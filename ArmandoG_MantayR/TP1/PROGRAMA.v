==> flow/design.v <==
`timescale 1ns / 1ps
module ADD(
    input [7:0] A,
    input [7:0] B,
    output [7:0] Z
    );
	assign Z=A+B;
endmodule
`timescale 1ns / 1ps
module ALU(
    input signed [7:0] A,
    input signed [7:0] B,
    input [7:0] O,
    output [7:0] Z
    );
	 wire [7:0] sum, rest, y, o, x, s1,s2,no;
	 reg  [7:0] salida;	
	 ADD suma(A,B,sum);
	 SUB resta(A,B,rest);
	 AND and1(A,B,y);
	 OR  or1(A,B,o);
	 XOR xor1(A,B,x);
	 SRA sra1(A,B,s1);
	 SRL srl1(A,B,s2);
	 NOR nor1(A,B,no);
	 assign Z=salida;
	always @(O)
	begin
	case(O)
	8'b00100000: salida = sum;			 
	8'b00100001: salida = s2;			 
	8'b00100010: salida = rest;		 
	8'b00100011: salida = s1;         
	8'b00100100: salida = y;			 
	8'b00100101: salida = o;			 
	8'b00100110: salida = x;			 
	8'b00100111: salida = no;			 
	default 	  : salida = sum;
	endcase
	end
endmodule
`timescale 1ns / 1ps
module AND(
    input [7:0] A,
    input [7:0] B,
    output [7:0] Z
    );
	assign Z=A&B;
endmodule
`timescale 1ns / 1ps
module NOR(
    input [7:0] A,
    input [7:0] B,
    output [7:0] Z
    );
	assign Z=~(A|B);
endmodule
`timescale 1ns / 1ps
module OR(
    input [7:0] A,
    input [7:0] B,
    output [7:0] Z
    );
	assign Z=A|B;
endmodule
`timescale 1ns / 1ps
module PROGRAMA(
    input [7:0] SWITCH,
	 input [2:0] BOT,
    output [7:0] LED,
	 input CLK
    );
	reg [7:0] DATOA,DATOB,OP;
	wire [7:0] SALIDA;
	always @(posedge CLK)
	begin
	if(BOT[0]==1)
	DATOA=SWITCH;
	else if (BOT[1]==1)
	DATOB=SWITCH;
	else if (BOT[2]==1)
	OP=SWITCH;
	end
	ALU alu(.A(DATOA),.B(DATOB),.O(OP),.Z(SALIDA));
	assign LED = SALIDA;
endmodule
`timescale 1ns / 1ps
module SRA(
    input signed [7:0] A,
    input signed [7:0] B,
    output [7:0] Z
    );
	assign Z=A>>>B;
endmodule
`timescale 1ns / 1ps
module SRL(
    input [7:0] A,
    input [7:0] B,
    output [7:0] Z
    );
	assign Z=A>>B;
endmodule
`timescale 1ns / 1ps
module SUB(
    input [7:0] A,
    input [7:0] B,
    output [7:0] Z
    );
		assign Z=A-B;
endmodule
`timescale 1ns / 1ps
module XOR(
    input [7:0] A,
    input [7:0] B,
    output [7:0] Z
    );
	assign Z=A^B;
endmodule
# Reports on PROGRAMA
# What the tools print for PROGRAMA, step after step.
# Line numbers count from 1 in the design file above.
# Operators: Yosys type, input widths -> output width; for muxes data width and select width s.
# Not given: -
# setup
design	PROGRAMA
clock_port	CLK
lib	sky130hd
lib_corner	tt_025C_1v80

# Word-level counts
# Yosys after proc, flatten, opt, wreduce and memory -nomap, before mapping. Enables and synchronous resets that opt folds into registers are not counted as muxes. Memory bits, and registers merged into a memory's read port (data or address), are not among the register bits. Print and check cells are not counted. Equal cells are merged and count once.
# word_totals
word_cells	23
ff_bits	24
input_bits	12
# classes
equal	7
muxes	1
bitwise	6
n_reduce_logical	2
n_addsub	2
shifts	2
# op_table
operator	n
$eq 8x6->1 const B	7
$pmux 8 s7	1
$add 8x8->8	1
$sub 8x8->8	1
$and 8x8->8	1
$or 8x8->8	1
$xor 8x8->8	1
$shr 8x8->8	1
$sshr 8x8->8	1
$not 8->8	1
$reduce_and 3->1	1
$not 1->1	2
$reduce_and 2->1	1

# Longest topological paths
# Longest topological path by Yosys (ltp), each cell counted once; first at word level (registers and memories cut), then after technology mapping (sequential cells cut; the memories' decode and read muxes count).
# depth
depth_word	3
ABC_AREA	0
depth_mapped	13

# Synthesis result
# The flow's flattened synthesis, as Yosys stat reports it; memories are mapped. The netlist is that of the ABC_AREA named above (0 if unset); the other value can give another one.
# The area totals of this step are shown rounded.
# by_type
type	n
sky130_fd_sc_hd__edfxtp_1	24
sky130_fd_sc_hd__ha_1	24
sky130_fd_sc_hd__mux2i_1	15
sky130_fd_sc_hd__xnor2_1	16
sky130_fd_sc_hd__a21oi_1	18
sky130_fd_sc_hd__nand2_1	22
sky130_fd_sc_hd__inv_1	18
sky130_fd_sc_hd__o21ai_0	11
sky130_fd_sc_hd__a22oi_1	7
sky130_fd_sc_hd__nor2_1	14
sky130_fd_sc_hd__a211oi_1	5
sky130_fd_sc_hd__xor2_1	4
sky130_fd_sc_hd__nor2b_1	5
sky130_fd_sc_hd__o22ai_1	5
sky130_fd_sc_hd__a21o_1	4
sky130_fd_sc_hd__clkbuf_1	8
sky130_fd_sc_hd__nand3_1	6
sky130_fd_sc_hd__nor3_1	6
# Not listed: further types 31, cells in them 43.
# synth_totals
stdcells	255
ff_cells	24
buffers	14
area_um2	2343
# The figures by module come from a second, unflattened synthesis with its own total; it is not the netlist above.
# hier_totals
hier_cells	314
area_unflattened_um2	2895
# Each row is one instance without its submodules.
# modules
mod	n_inst	mod_area_um2	cells
PROGRAMA	1	739.5	26
ALU	1	638.1	78
SRA	1	366.6	52
ADD	1	331.6	42
SUB	1	327.8	48
SRL	1	291.5	36
XOR	1	70.1	8
AND	1	50.0	8
OR	1	50.0	8
NOR	1	30.0	8

# Timing after synthesis
# OpenSTA on the mapped netlist: ideal clock, no wires. The path of least setup slack (recovery checks aside). Input and output delay are each 20% of the period. Register names are those of the netlist, which keeps one name where synthesis merged equal registers.
# synth_timing
kind	flip-flop to output port
start	reg DATOB[0]
end	out LED[7]
launch_ns	0.000
path_buffers	2
period_ns	4.49
driving_pins	13
delay_ns	2.585
slack_ns	1.007
required_ns	3.592
arrival_time_ns	2.585
synth_period_reached_ns	3.483
# "delay_ns" = arrival - input delay + setup time.
# At an output port there is no setup time.
# "driving_pins": output pins that drive a net of the path, with the launching flip-flop's if there is one; two outputs of one cell count as two.
# "synth_period_reached_ns" is the clock period less the worst setup slack; recovery checks do not enter. This is arithmetic on one report: input and output delays are still those of the set period (20% each).
# synth_between
path_cell_list	sky130_fd_sc_hd__edfxtp_1 -> sky130_fd_sc_hd__buf_2 -> sky130_fd_sc_hd__buf_2 -> sky130_fd_sc_hd__inv_1 -> sky130_fd_sc_hd__ha_1 -> sky130_fd_sc_hd__mux2i_1 -> sky130_fd_sc_hd__ha_1 -> sky130_fd_sc_hd__nor2b_1 -> sky130_fd_sc_hd__o2111ai_1 -> sky130_fd_sc_hd__nand3_1 -> sky130_fd_sc_hd__o41a_1 -> sky130_fd_sc_hd__xnor2_1 -> sky130_fd_sc_hd__a21o_1
# synth_lines
element	line	text
from (decl)	73	reg [7:0] DATOA,DATOB,OP;
from (assign)	80	DATOB=SWITCH;
to (decl)	70	output [7:0] LED,
# Chain of elaborated cells between the ends: none given.

# Path in the finished layout
# Path of least setup slack in the final report of entry A (OpenROAD, finished layout, wires in). Where an end is a register, its clock arrival counts in the times.
# layout_timing
kind	flip-flop to output port
start	reg OP[4]
end	out LED[7]
required_ns	3.46
period_ns	4.32
launch_ns	0.25
slack_ns	0.17
arrival_time_ns	3.29
driving_pins	12
path_buffers	1
# Between the ends stands the longest chain of elaborated cells between them, by number of cells; it is not shown to be the way that was timed. Of several equally long chains one is given.
# A line is the first line of the expression or statement that the cell stems from. Yosys adds cells for indexed reads and writes and turns some case tables into memories.
# layout_between
path_cell_list	sky130_fd_sc_hd__edfxtp_1 -> sky130_fd_sc_hd__nor4b_4 -> sky130_fd_sc_hd__and2_4 -> sky130_fd_sc_hd__a21oi_1 -> sky130_fd_sc_hd__xnor2_1 -> sky130_fd_sc_hd__ha_1 -> sky130_fd_sc_hd__o2111ai_1 -> sky130_fd_sc_hd__nand3_1 -> sky130_fd_sc_hd__o41a_1 -> sky130_fd_sc_hd__xnor2_1 -> sky130_fd_sc_hd__a21o_1 -> sky130_fd_sc_hd__clkdlybuf4s50_1
elab_chain_len	2
cone_cells	8
cone_lines	1
# layout_lines
element	line	text
from (decl)	73	reg [7:0] DATOA,DATOB,OP;
from (assign)	82	OP=SWITCH;
$eq 8x6->1	29	case(O)
$pmux 8 s7	29
to (decl)	70	output [7:0] LED,

# Record of 2 stored runs of the RTL-to-layout flow on PROGRAMA, platform sky130hd. The runs are unordered. Constraints: input delay and output delay 20% of the set period each, output load 0.01 pF.
# By "period_reached_ns" is meant the clock period of the run minus its worst setup slack. This is arithmetic on one report: input and output delays are still those of the set period (20% each).
# "worst_setup_path_time_ns" = time allowed to the worst setup path (clock period - input delay - output delay, where it has them) - its slack; a late launch clock adds to it, a late capture clock takes from it.
# "power.total_mw" is the tool's figure for a default switching activity; nothing was simulated.
# Results are given in rounded form.
# Among the settings, - means not set for that run.
stored run	period_ns	CAP_MARGIN	CORE_MARGIN	CORE_UTILIZATION	SLEW_MARGIN	PLACE_DENSITY_LB_ADDON	CELL_PAD_IN_SITES_DETAIL_PLACEMENT	TNS_END_PERCENT	GPL_TIMING_DRIVEN	CTS_CLUSTER_SIZE	CTS_CLUSTER_DIAMETER	MIN_ROUTING_LAYER	period_reached_ns	worstSetupSlack_ns	tns_setup_ns	die_footprint_um2	power.total_mw	ys_area_um2	final_util_pct	finish.stdcell_area_um2	holdWs_ns	worst_setup_path_time_ns	worstPathKind
entry A	4.32	20	2	40	20	-	-	-	-	-	-	-	4.151	0.169	0.000	6487	0.7086	2343	48.6	2708	1.214	3.29	flip-flop to output port
entry B	4.76	15	4	30	20	0.0	1	70	1	81	332	met1	4.405	0.355	0.000	9290	0.7144	2343	37.0	2739	1.305	3.45	flip-flop to output port
