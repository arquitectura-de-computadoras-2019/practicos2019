==> flow/design.v <==
`timescale 1ns / 1ps
module input_Alu
(
clk,dato,reset,p1,p2,p3,salida
    );
parameter longDS = 8;    
parameter longO = 6;		 
input clk;
input p1;
input p2;
input p3;
input reset;
input [longDS-1:0]dato;
output [longDS-1:0]salida;
reg signed [longDS-1:0] nr1;  
reg signed [longDS-1:0] nr2;  
reg [longO-1:0] op;     
always @(posedge clk)
begin
    if(reset)
        begin
        nr1<=0;
        nr2<=0;
        op<=0;
        end
	if(p1==1)
		begin
		nr1<=dato;
		end
	if(p2==1)
		begin
		nr2<=dato;
		end
	if(p3==1)
		begin
		op<=dato[longO-1:0];
		end
end
modulo_alu #(.lenD(8),.lenO(6))alu (
	.nr1(nr1),
	.nr2(nr2),
	.operacion(op),
	.resultado(salida)
	);
endmodule
`timescale 1ns / 1ps
module modulo_alu #(parameter lenD = 8, parameter lenO = 6)
( 
	input signed [lenD-1:0] nr1,
	input signed [lenD-1:0] nr2,
	input [lenO-1:0] operacion,
	output reg [lenD-1:0] resultado
    );
	 always @(*)
	 begin
	 case(operacion)
	 6'b100000 : resultado = nr1+nr2;  
	 6'b100010 : resultado = nr1-nr2;  
	 6'b100100 : resultado = nr1&nr2;  
	 6'b100101 : resultado = nr1|nr2;  
	 6'b100110 : resultado = nr1^nr2;  
	 6'b000011 : resultado = nr1 >>> nr2;  
	 6'b000010 : resultado = nr1 >> nr2;  
	 6'b100111 : resultado = ~(nr1|nr2); 
	 default: resultado = -1;
	 endcase
	 end
endmodule
## From RTL to reports: input_Alu

The steps from the RTL of input_Alu to its reports follow in flow order.
Lines are those of the file above, counted from 1.
Operators: Yosys type, input widths -> output width; for muxes data width and select width s.
Cell names lack the library's common part.
The mark n/a stands for no value.

- Top module: input_Alu
- Clock input: clk
- Standard-cell library: sky130hd
- Corner: tt_025C_1v80

## Word level

Yosys after proc, flatten, opt, wreduce and memory -nomap, before mapping. Memory bits, and registers merged into a memory's read port (data or address), are not among the register bits. Print and check cells are not counted. Equal cells are merged and count once.

- Register bits after elaboration: 22
- Bits of input ports: 13

- $add $sub $neg: 2
- Equal/unequal tests: 8
- Shifts and indexed selects: 2
- Multiplexer cells: 6
- Bitwise operators: 4
- Reductions and logical operators: 3

Operators by type and width:

| operator | number |
|---|---|
| $pmux 8 s8 | 1 |
| $eq 6x6->1 const B | 6 |
| $mux 8 | 3 |
| $eq 6x2->1 const B | 2 |
| $mux 6 | 2 |
| $add 8x8->8 | 1 |
| $sub 8x8->8 | 1 |
| $and 8x8->8 | 1 |
| $or 8x8->8 | 1 |
| $xor 8x8->8 | 1 |
| $shr 8x8->8 | 1 |
| $sshr 8x8->8 | 1 |
| $not 8->8 | 1 |
| $reduce_bool 2->1 | 3 |

## Depth

Yosys ltp: most cells in a row. Word level: on the elaborated netlist, between registers, memories and ports. Mapped: between sequential cells and ports; inverters and the memories' decode and read muxes count.

- Depth after elaboration: 3
- ABC_AREA: 0
- Gate-level depth with buffers: 12
- Gate-level depth less buffers: 11

## Mapped cells and area

Source: synth_stat.txt of the flow (Yosys; design flattened, memories mapped). It holds for the ABC_AREA given above (unset counts as 0); a run with the other value may have another netlist.
The area totals of this step are shown rounded.

Cell types:

| cell type | number | total area (sq um) |
|---|---|---|
| edfxtp_1 | 22 | 660.634 |
| ha_1 | 24 | 300.288 |
| and2_1 | 25 | 156.4 |
| xnor2_1 | 15 | 131.376 |
| o21ai_0 | 19 | 95.091 |
| mux2_2 | 8 | 90.086 |
| mux2i_1 | 9 | 90.086 |
| a21oi_1 | 14 | 70.067 |
| clkbuf_8 | 5 | 68.816 |
| inv_1 | 17 | 63.811 |
| nor2_1 | 14 | 52.55 |
| nand2_1 | 12 | 45.043 |
| a211o_1 | 5 | 43.792 |
| nor2b_1 | 6 | 37.536 |
| o21a_1 | 5 | 37.536 |
| nand3_1 | 7 | 35.034 |
| o221ai_1 | 3 | 26.275 |
| xor2_1 | 3 | 26.275 |

Not listed: further types 47, cells in them 65.

- Cell count: 278
- Synthesis area: 2600 sq um
- Mapped flip-flops: 22

The figures by module come from a second, unflattened synthesis with its own total; it is not the netlist above.

- Cells (unflattened synthesis): 288
- Area total of the unflattened synthesis: 2480 sq um

Rows give one instance, submodules left out.

By module:

| module | times used | cells | area (sq um) | sequential area (sq um) |
|---|---|---|---|---|
| modulo_alu | 1 | 241 | 1650 | 0.0 |
| input_Alu | 1 | 47 | 827 | 661 |

## Path before layout

OpenSTA on the mapped netlist: ideal clock, no wires. The path of least setup slack (recovery checks aside). Input and output delay are each 20% of the period. Register names are those of the netlist, which keeps one name where synthesis merged equal registers.

- Path kind: reg2out
- Start: register op[0]
- End: output salida[6]
- Period: 4.27 ns
- External output delay: 0.854 ns
- Time at the first pin: 0.000 ns
- Data arrival time: 2.634 ns
- Required time: 3.416 ns
- Path slack: 0.782 ns
- Path delay: 2.634 ns
- Driving pins on the path: 12
- Synthesis period reached: 3.488 ns

"path delay" is the arrival time less input delay plus setup time.
A path that ends at an output port has no setup time.
"driving pins on the path": output pins that drive a net of the path, with the launching flip-flop's if there is one; two outputs of one cell count as two.
"synthesis period reached" is the clock period less the worst setup slack; recovery checks do not enter. This is arithmetic on one report: input and output delays are still those of the set period (20% each).
The rows between start and end are the longest chain of elaborated cells between them; the timing report does not say that the signal goes this way. Where chains are equally long, one stands for them.
Each line given opens the expression or statement behind the cell; cells for indexed reads and writes are added by Yosys, which also makes memories of some case tables.

- Cell sequence: edfxtp_1 > clkbuf_8 > nor4b_2 > and2_1 > nor2_1 > xnor2_1 > ha_1 > nor2b_1 > o31a_1 > o21a_1 > o32a_1 > nand3_1
- Length of the longest elaborated chain: 2

RTL lines, path post-synthesis:

| item | RTL line | RTL |
|---|---|---|
| start: declaration | 17 | `reg [longO-1:0] op;` |
| start: assignment | 24 | `op<=0;` |
| start: assignment | 36 | `op<=dato[longO-1:0];` |
| $eq 6x6->1 | 56 | `case(operacion)` |
| $pmux 8 s8 | 56 |  |
| end: declaration | 14 | `output [longDS-1:0]salida;` |

## Timing after layout

Path of least setup slack in the final report of job 1 (OpenROAD, finished layout, wires in). Where an end is a register, its clock arrival counts in the times.

- Path kind: reg2out
- Start: register nr2[0]
- End: output salida[7]
- Period: 4.9 ns
- External output delay: 0.98 ns
- Time at the first pin: 0.25 ns
- Data arrival time: 3.61 ns
- Required time: 3.92 ns
- Path slack: 0.31 ns
- Driving pins on the path: 12

- Cell sequence: edfxtp_1 > inv_2 > ha_1 > a31oi_1 > xnor2_1 > ha_1 > or4_1 > o21ai_0 > a31oi_1 > xnor2_1 > o21ai_0 > clkdlybuf4s50_1

RTL lines, path post-layout:

| item | RTL line | RTL |
|---|---|---|
| start: declaration | 16 | `reg signed [longDS-1:0] nr2;` |
| start: assignment | 23 | `nr2<=0;` |
| start: assignment | 32 | `nr2<=dato;` |
| end: declaration | 14 | `output [longDS-1:0]salida;` |

Chain of elaborated cells between the ends: none given.

==> runs of input_Alu <==
Measured results for input_Alu: 2 stored runs of the Yosys and OpenROAD flow on sky130hd. The settings differ; the order carries no meaning. The constraints put input and output delay at 20% of the set period each and load the outputs with 0.01 pF.
"allowed time less slack (worst setup path)": the worst setup path's part of the clock period (all of it between registers, 20% less for each end at a port) less its slack. A launch clock that arrives late makes it longer, a capture clock that arrives late makes it shorter.
"total power of the final layout": no workload was simulated; the value follows from the tool's default switching activity.
Measured values are rounded.
Settings: - = not set for that run.
Results: - = not shown.

| item | job 1 | job 2 |
|---|---|---|
| period_ns | 4.9 | 2.23 |
| CAP_MARGIN | 20 | 20 |
| CORE_MARGIN | 2 | 2 |
| CORE_UTILIZATION | 40 | 68 |
| SLEW_MARGIN | 20 | 20 |
| SETUP_SLACK_MARGIN | - | 0.51 |
| CORE_ASPECT_RATIO | - | 1.56 |
| MAX_ROUTING_LAYER | - | met5 |
| worst setup slack after layout (ns) | 0.309 | - |
| allowed time less slack (worst setup path) (ns) | 3.61 | - |
| worst path kind | reg2out | - |
| lowest hold slack (ns) | 1.41 | - |
| synthesized cell area (sq um) | 2600 | - |
| overall die area (sq um) | 7170 | - |
| total power of the final layout (uW) | 686 | - |
| area of the standard cells in the finished layout (sq um) | 2880 | - |

Job 2: no results, routing failed with GRT-0232
